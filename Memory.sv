==> flow/design.v <==
module Memory#(
    parameter int Data_Width = 16,
    parameter int Data_Depth = 64,
    parameter int Address_Bit_Width = 6
)
(      
    input logic WE,RE,
    input logic [Data_Width-1:0] Din,  
    input logic [Address_Bit_Width-1:0] RA,WA,
    output logic [Data_Width-1:0] Dout,
    input logic clk
);
    logic [Data_Width-1:0] RAM [0:Data_Depth-1];    
    always_ff@(posedge clk) begin 
        if (WE) RAM[WA] <= Din;
    end
    always_ff @(posedge clk) begin
        if (RE)
            Dout <= RAM[RA];
    end
endmodule
# ---- From RTL to reports: Memory
# What the tools print for Memory, step after step.
# Line numbers count from 1 in the design file above.
# Library cell names are shortened.
# A cell with n/a has no value.
dict set report setup {
  design {Memory}
  clock {clk}
  lib {sky130hd}
  corner {tt_025C_1v80}
}

# ---- After elaboration
# Yosys after proc, flatten, opt, wreduce and memory -nomap, before mapping. Enables and synchronous resets that opt folds into registers are not counted as muxes. Memory bits, and registers merged into a memory's read port (data or address), are not among the register bits. Print and check cells are not counted. Equal cells are merged and count once.
# Yosys's memory passes give these memory sizes; they may raise the number of words (mostly to a power of two), join words into wider ones and drop unused or constant bits.
dict set report word_totals {
  wordCells 4
  ram_bits 1024
  in_bits 31
  memories 1
  clocked_rd_ports_x_width 16
  ff_bits 0
  output_inout_bits 16
}
dict set report op_classes {
  n_mux 3
}
# memory size word_bits rd write_ports line_no
set mem_list {}
lappend mem_list {RAM 64 16 1 1 13} ;# logic [Data_Width-1:0] RAM [0:Data_Depth-1];
# operator count
set ops {}
lappend ops {{16-bit two-way mux} 1}
lappend ops {{6-bit two-way mux} 1}
lappend ops {{1-bit two-way mux} 1}

# ---- Logic depth
# Depth = most cells in a row (Yosys ltp): at word level without a register or memory, in the mapped netlist without a sequential cell, where the memories' decode and read muxes count.
dict set report logic_depth {
  ltp_word 1
  ABC_AREA 0
  mapped_depth 10
  mapped_depth_nobuf 5
}

# ---- After synthesis
# Yosys stat after the flow's synthesis: flattened, memories mapped to cells. It holds for the ABC_AREA given above (unset counts as 0); a run with the other value may have another netlist.
# Totals and module areas in this step are rounded.
dict set report mapped {
  buf_cells 104
  ffs 1040
  yosys_area_um2 40000
  cells 1829
  sequential_area_um2 31000
}
# cell_type count area_total_um2
set by_type {}
lappend by_type {edfxtp_1 1040 3.12E+04}
lappend by_type {mux4_2 220 4.95E+03}
lappend by_type {mux2i_1 85 850.816}
lappend by_type {mux2_2 27 304.042}
lappend by_type {a22oi_1 39 292.781}
lappend by_type {nor2_1 72 270.259}
lappend by_type {nand2_1 59 221.462}
lappend by_type {buf_6 17 191.434}
lappend by_type {nor2b_1 30 187.68}
lappend by_type {buf_2 36 180.173}
lappend by_type {a221oi_1 16 140.134}
lappend by_type {nand3_1 24 120.115}
lappend by_type {mux4_1 4 105.101}
lappend by_type {buf_12 5 100.096}
lappend by_type {buf_4 13 97.594}
lappend by_type {clkbuf_1 24 90.086}
lappend by_type {a21oi_1 17 85.082}
lappend by_type {nand4_1 12 75.072}
# Other cell types: 24; their cells: 89.

# ---- Worst setup path after synthesis
# Source: OpenSTA report_checks on the synthesized netlist (no wires, ideal clock, input and output delay 20% of the period each), path of least setup slack; recovery checks are left aside. Register names are those of the netlist, which keeps one name where synthesis merged equal registers.
dict set report synth_path {
  path_kind {input to register}
  start {input port WA[3]}
  end {memory RAM[48][0]}
  t_first_pin_ns 0.584
  delay_ns 2.035
  t_required_ns 2.511
  clock_period_ns 2.92
  setup_ns 0.409
  setup_slack_ns 0.301
  input_delay_ns 0.584
  arrival_time_ns 2.210
  n_path_buf 1
  driving_pins 4
  period_less_setup_slack_ns 2.619
}
# "delay_ns" = arrival - input delay + setup time.
# "driving_pins" counts driving pins, that of a launching flip-flop among them; a cell with two outputs on the path counts twice.
# "period_less_setup_slack_ns" = period - worst setup slack (recovery checks aside). The figure is calculated, with input and output delays left at 20% of the set period.
# Between the ends stands the longest chain of elaborated cells between them, by number of cells; it is not shown to be the way that was timed. Of several equally long chains one is given.
# Each line given opens the expression or statement behind the cell; cells for indexed reads and writes are added by Yosys, which also makes memories of some case tables.
dict set report synth_between {
  path_cell_list {clkbuf_1 > nor2b_1 > nand4b_1 > nor3_1}
  elab_chain_cells 1
  cone_cells 1
  cone_lines 1
  classes_between {1 x mux}
}
# item line_no
set synth_rtl {}
lappend synth_rtl {{from (decl)} 9} ;# input logic [Address_Bit_Width-1:0] RA,WA,
lappend synth_rtl {{6-bit two-way mux} 15} ;# if (WE) RAM[WA] <= Din;
lappend synth_rtl {{to (decl)} 13} ;# logic [Data_Width-1:0] RAM [0:Data_Depth-1];

# ---- Path in the finished layout
# From the final timing report of flow run A: the path of least setup slack in the routed layout; clock arrival at registers is part of the times.
dict set report layout_path {
  path_kind {register to register}
  start {memory RAM[23][4]}
  end {register Dout[4]}
  t_first_pin_ns 0.72
  driving_pins 8
  clock_period_ns 1.72
  t_required_ns 2.18
  n_path_buf 2
  setup_ns 0.27
  arrival_time_ns 2.55
  setup_slack_ns -0.36
}
dict set report layout_between {
  path_cell_list {edfxtp_1 > mux4_2 > mux2i_1 > buf_4 > a22oi_2 > a31oi_1 > buf_4 > a311oi_2}
}
# item line_no
set layout_rtl {}
lappend layout_rtl {{from (decl)} 13} ;# logic [Data_Width-1:0] RAM [0:Data_Depth-1];
lappend layout_rtl {{to (decl)} 10} ;# output logic [Data_Width-1:0] Dout,
# Chain of elaborated cells between the ends: none given.

# Measured data: module Memory, platform sky130hd, 2 stored runs of the flow under differing settings, order arbitrary. Input and output delays are each 20% of the period that was set; the output load is 0.01 pF.
# "timing.achieved_period_ns" = clock period - worst setup slack. The figure is calculated, with input and output delays left at 20% of the set period.
# "timing.worst_path_ns" means the part of the period allowed to the worst setup path (the constraints hold back 20% at inputs and 20% at outputs) less its slack; where the path has registers, the arrival times of their clocks count too.
# Measured values are rounded.
run="flow run A" settings period_ns=1.72 CORE_UTILIZATION=33 PLACE_DENSITY_LB_ADDON=0.21 CORE_ASPECT_RATIO=0.64 CORE_MARGIN=10 CELL_PAD_IN_SITES_GLOBAL_PLACEMENT=2 CELL_PAD_IN_SITES_DETAIL_PLACEMENT=2 ABC_AREA=0 GPL_TIMING_DRIVEN=1 CTS_CLUSTER_DIAMETER=400 MIN_ROUTING_LAYER="met2" CAP_MARGIN=20 SLEW_MARGIN=20
run="flow run A" results yosys.chip_area_um2=40000 design.die.area_um2=140000 layout_stdcell_area_um2=50000 final_util_frac=0.42 ws_setup_ns=-0.36 timing.setup.tns_ns=-4.1 worst_hold_slack_ns=0.13 timing.achieved_period_ns=2.083 timing.worst_path_ns=2.08 path_kind="register to register"
run="flow run B" settings period_ns=2.9 CORE_UTILIZATION=23 SETUP_SLACK_MARGIN=-0.1 PLACE_DENSITY_LB_ADDON=0.16 CELL_PAD_IN_SITES_DETAIL_PLACEMENT=1 GPL_ROUTABILITY_DRIVEN=0 CTS_CLUSTER_SIZE=27 SLEW_MARGIN=25 MIN_ROUTING_LAYER="met1" MAX_ROUTING_LAYER="met4" CAP_MARGIN=20 CORE_MARGIN=2
run="flow run B" results yosys.chip_area_um2=40000 design.die.area_um2=180000 layout_stdcell_area_um2=49000 final_util_frac=0.28 ws_setup_ns=0.55 timing.setup.tns_ns=0.000 worst_hold_slack_ns=0.37 timing.achieved_period_ns=2.347 timing.worst_path_ns=1.77 path_kind="register to output"
